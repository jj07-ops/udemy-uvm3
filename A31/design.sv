==> flow/design.v <==
module top(
  input clk, rst,
  input wr,
  input [3:0]  addrin,
  input [31:0]  datain,
  output [31:0] dataout
);
  logic [31:0] reg1; 
  logic [31:0] reg2; 
  logic [31:0] reg3; 
  logic [31:0] reg4; 
  logic [31:0] temp;
  always@(posedge clk)
    begin
      if(rst)
        begin
        reg1 <= 32'h0;
        reg2 <= 32'h0;
        reg3 <= 32'h0;
        reg4 <= 32'h0;
        temp <= 32'h0;  
        end
      else 
        begin
          if(wr) 
           begin
            case(addrin)
              2'b00: reg1 <= datain;
              2'b01: reg2 <= datain;
              2'b10: reg3 <= datain;
              2'b11: reg4 <= datain;
            endcase
          end
          else
           begin
            case(addrin)
              2'b00: temp <= reg1;
              2'b01: temp <= reg2;
              2'b10: temp <= reg3;
              2'b11: temp <= reg4;
            endcase
          end
        end
    end
  assign dataout = temp;
endmodule
interface top_if ;
  logic clk, rst;
  logic wr;
  logic [3:0]  addrin;
  logic [31:0]  datain;
  logic [31:0] dataout;
endinterface
== Reports on top ==
Tool output for the design above, in the order of the flow.
Line numbers count from 1 in the design file above.
Operators carry their Yosys type and port widths (W data, S select, Z words).
Cell names lack the library's common part.
Not given: --

* Top module: top
* Clock: clk
* Cell library: sky130hd
* Corner: tt_025C_1v80

== Elaborated design ==
Source: Yosys, flattened and elaborated, memories not mapped. Widths are those after wreduce. Registers that Yosys merges into a memory's read port (data or address) are not register bits. Print and check cells do not count. Equal cells are merged and count once.

* Add/sub/neg operators: 0
* Multipliers: 0
* Div/mod/pow operators: 0
* Order comparisons: 0
* Equality and inequality tests: 3
* Shift-type cells: 0
* Muxes and demuxes: 1
* Bitwise logic cells: 1
* Reductions and logical operators: 7

{| class="wikitable"
|+ Operators with widths
! cell !! count
|-
| $pmux W32 S4 || 1
|-
| $reduce_and A2 Y1 || 5
|-
| $eq A4 B2 Y1 const B || 2
|-
| $eq A4 B1 Y1 const B || 1
|-
| $logic_not A4 Y1 || 1
|-
| $reduce_bool A4 Y1 || 1
|-
| $not A1 Y1 || 1
|}

* Register bits: 160
* Latch bits: 0
* RAM bits: 0
* ROM bits: 0
* Word width x clocked read ports: 0
* Memories: 0
* Bits of input ports: 39
* Output and inout port bits: 32

== Longest topological paths ==
Yosys ltp: most cells in a row. Word level: on the elaborated netlist, between registers, memories and ports. Mapped: between sequential cells and ports; inverters and the memories' decode and read muxes count.

* Depth after elaboration: 3
* ABC_AREA: 0
* Mapped depth: 6
* Mapped depth without buffers: 3

== Synthesis result ==
The flow's flattened synthesis, as Yosys stat reports it; memories are mapped. The netlist is that of the ABC_AREA named above (0 if unset); the other value can give another one.

* Cells in the netlist: 851
* Cell area after synthesis: 7205.7 um^2
* Sequential area: 3203.1 um^2
* Mapped flip-flops: 160
* Buffer cells: 101

{| class="wikitable"
|+ Cell types
! cell !! count !! total area (um^2)
|-
| dfxtp_1 || 160 || 3.2E+03
|-
| a21oi_1 || 128 || 640.614
|-
| nand3_1 || 128 || 640.614
|-
| o21ai_1 || 103 || 515.494
|-
| a22o_1 || 32 || 280.269
|-
| o221ai_1 || 32 || 280.269
|-
| a21boi_0 || 32 || 240.23
|-
| nor3b_1 || 32 || 240.23
|-
| o21a_1 || 32 || 240.23
|-
| buf_2 || 40 || 200.192
|-
| buf_6 || 17 || 191.434
|-
| clkbuf_1 || 40 || 150.144
|-
| o21ai_0 || 25 || 125.12
|-
| inv_1 || 32 || 120.115
|-
| nor4_4 || 1 || 21.27
|-
| buf_4 || 2 || 15.014
|-
| buf_8 || 1 || 15.014
|-
| nand2b_1 || 2 || 12.512
|}

Other cell types: 9; their cells: 12.

== Path before layout ==
Source: OpenSTA report_checks on the synthesized netlist (no wires, ideal clock, input and output delay 20% of the period each), path of least setup slack; recovery checks are left aside. Register names are those of the netlist, which keeps one name where synthesis merged equal registers.

* Path kind: in2reg
* From: input addrin[1]
* To: register temp[23]
* Clock period: 1400 ps
* External input delay: 280 ps
* Setup time: 117 ps
* Launch time at the first pin: 280 ps
* Arrival: 1238 ps
* Setup slack: 46 ps
* Path delay: 1075 ps
* Stages: 6
* Period reached after synthesis: 1354 ps

"path delay" = arrival - input delay + setup time.
"stages": output pins that drive a net of the path, with the launching flip-flop's if there is one; two outputs of one cell count as two.
"period reached after synthesis" is the clock period less the worst setup slack; recovery checks do not enter. This is arithmetic on one report: input and output delays are still those of the set period (20% each).
Between the ends stands the longest chain of elaborated cells between them, by number of cells; it is not shown to be the way that was timed. Of several equally long chains one is given.
A line is the first line of the expression or statement that the cell stems from. Yosys adds cells for indexed reads and writes and turns some case tables into memories.
At most two assigning lines are given for a register; there are more.

* Cell sequence: buf_4 or2_1 buf_6 buf_6 o21a_1 a22o_1
* Cells in the longest elaborated chain: 3
* Elaborated cells on any way between the ends: 7

{| class="wikitable"
|+ Ends and longest elaborated chain, post-synthesis
! item !! RTL line !! text
|-
| start: declaration || 4 || <nowiki>input [3:0]  addrin,</nowiki>
|-
| $eq A4 B2 Y1 || 36 || <nowiki>case(addrin)</nowiki>
|-
| $reduce_bool A4 Y1 || -- ||
|-
| $reduce_and A2 Y1 || -- ||
|-
| end: assignment || 37 || <nowiki>2'b00: temp <= reg1;</nowiki>
|-
| end: assignment || 38 || <nowiki>2'b01: temp <= reg2;</nowiki>
|-
| end: declaration || 12 || <nowiki>logic [31:0] temp;</nowiki>
|}

== Timing after layout ==
From the final timing report of entry A: the path of least setup slack in the routed layout; clock arrival at registers is part of the times.
The report prints the path's times to 10 ps; the period is as set.

* Path kind: in2reg
* From: input addrin[3]
* To: register temp[22]
* Clock period: 2150 ps
* External input delay: 430 ps
* Setup time: 100 ps
* Launch time at the first pin: 430 ps
* Arrival: 2400 ps
* Setup slack: 80 ps
* Stages: 5

Between the ends stands the longest chain of elaborated cells between them, by number of cells; it is not shown to be the way that was timed. Of several equally long chains one is given.
At most two assigning lines are given for a register; there are more.

* Cell sequence: clkdlybuf4s50_1 nor2_1 clkbuf_1 o221ai_1 a22o_1
* Cells in the longest elaborated chain: 3
* Elaborated cells on any way between the ends: 7

{| class="wikitable"
|+ Ends and longest elaborated chain, post-layout
! item !! RTL line !! text
|-
| start: declaration || 4 || <nowiki>input [3:0]  addrin,</nowiki>
|-
| $eq A4 B2 Y1 || 36 || <nowiki>case(addrin)</nowiki>
|-
| $reduce_bool A4 Y1 || -- ||
|-
| $reduce_and A2 Y1 || -- ||
|-
| end: assignment || 37 || <nowiki>2'b00: temp <= reg1;</nowiki>
|-
| end: assignment || 38 || <nowiki>2'b01: temp <= reg2;</nowiki>
|-
| end: declaration || 12 || <nowiki>logic [31:0] temp;</nowiki>
|}

# Flow runs of top

Top module top; platform sky130hd; tools Yosys and OpenROAD; 2 stored runs in no particular order. Input and output delays are each 20% of the period that was set; the output load is 0.01 pF.
"achieved clock period": clock period set for the run, less the worst setup slack. It is reckoned from that one timing run; input and output delays stay at 20% of the period that was set.
"worst setup path time" = time allowed to the worst setup path (clock period - input delay - output delay, where it has them) - its slack; a late launch clock adds to it, a late capture clock takes from it.
"power" rests on the timing tool's default activity at the inputs, not on a simulated workload.
"worst setup path time" is known to 10 ps.

Entry A
==> flow/run.sh <==
#!/bin/bash
# the make line also repeats the synthesis and layout settings of config.mk as NAME=value (left out here)
make -C /OpenROAD-flow-scripts/flow DESIGN_CONFIG=/design/flow/config.mk WORK_HOME=/design/flow/orfs CLKGATE_MAP_FILE= finish
==> flow/config.mk <==
export PLATFORM = sky130hd
export DESIGN_NAME = top
export DESIGN_NICKNAME = top
export VERILOG_FILES = /design/flow/design.v
export SDC_FILE = /design/flow/constraint.sdc
export NUM_CORES = 4
export LEC_CHECK = 0
export CAP_MARGIN = 20
export CORE_MARGIN = 2
export CORE_UTILIZATION = 30
export GPL_TIMING_DRIVEN = 0
export MAX_ROUTING_LAYER = met5
export MIN_ROUTING_LAYER = met1
export PLACE_DENSITY_LB_ADDON = 0.2
export SLEW_MARGIN = 20
export TNS_END_PERCENT = 45
==> flow/constraint.sdc <==
create_clock -name core_clock -period 2.15 [get_ports {clk}]
set_input_delay 0.4300 -clock core_clock [delete_from_list [all_inputs] [get_ports {clk}]]
set_output_delay 0.4300 -clock core_clock [all_outputs]
set_load 0.01 [all_outputs]

==> results of entry A <==
chip area after synthesis (Yosys): 7205.7 um^2
die area: 25274.6 um^2
standard-cell area of the final layout: 8897.3 um^2
utilization: 0.378
worst setup slack after layout: 81 ps
total negative slack: 0 ps
worst hold slack: 478 ps
power: 6.949 mW
achieved clock period: 2069 ps
worst setup path time: 1640 ps
worst setup path kind: in2reg

Entry B
==> flow/run.sh <==
#!/bin/bash
# the make line also repeats the synthesis and layout settings of config.mk as NAME=value (left out here)
make -C /OpenROAD-flow-scripts/flow DESIGN_CONFIG=/design/flow/config.mk WORK_HOME=/design/flow/orfs CLKGATE_MAP_FILE= finish
==> flow/config.mk <==
export PLATFORM = sky130hd
export DESIGN_NAME = top
export DESIGN_NICKNAME = top
export VERILOG_FILES = /design/flow/design.v
export SDC_FILE = /design/flow/constraint.sdc
export NUM_CORES = 4
export LEC_CHECK = 0
export CAP_MARGIN = 20
export CORE_MARGIN = 2
export CORE_UTILIZATION = 40
export SLEW_MARGIN = 20
==> flow/constraint.sdc <==
create_clock -name core_clock -period 1.97 [get_ports {clk}]
set_input_delay 0.3940 -clock core_clock [delete_from_list [all_inputs] [get_ports {clk}]]
set_output_delay 0.3940 -clock core_clock [all_outputs]
set_load 0.01 [all_outputs]

==> results of entry B <==
chip area after synthesis (Yosys): 7205.7 um^2
die area: 19103.4 um^2
standard-cell area of the final layout: 8869.8 um^2
utilization: 0.497
worst setup slack after layout: 190 ps
total negative slack: 0 ps
worst hold slack: 477 ps
power: 7.578 mW
achieved clock period: 1780 ps
worst setup path time: 1390 ps
worst setup path kind: reg2out
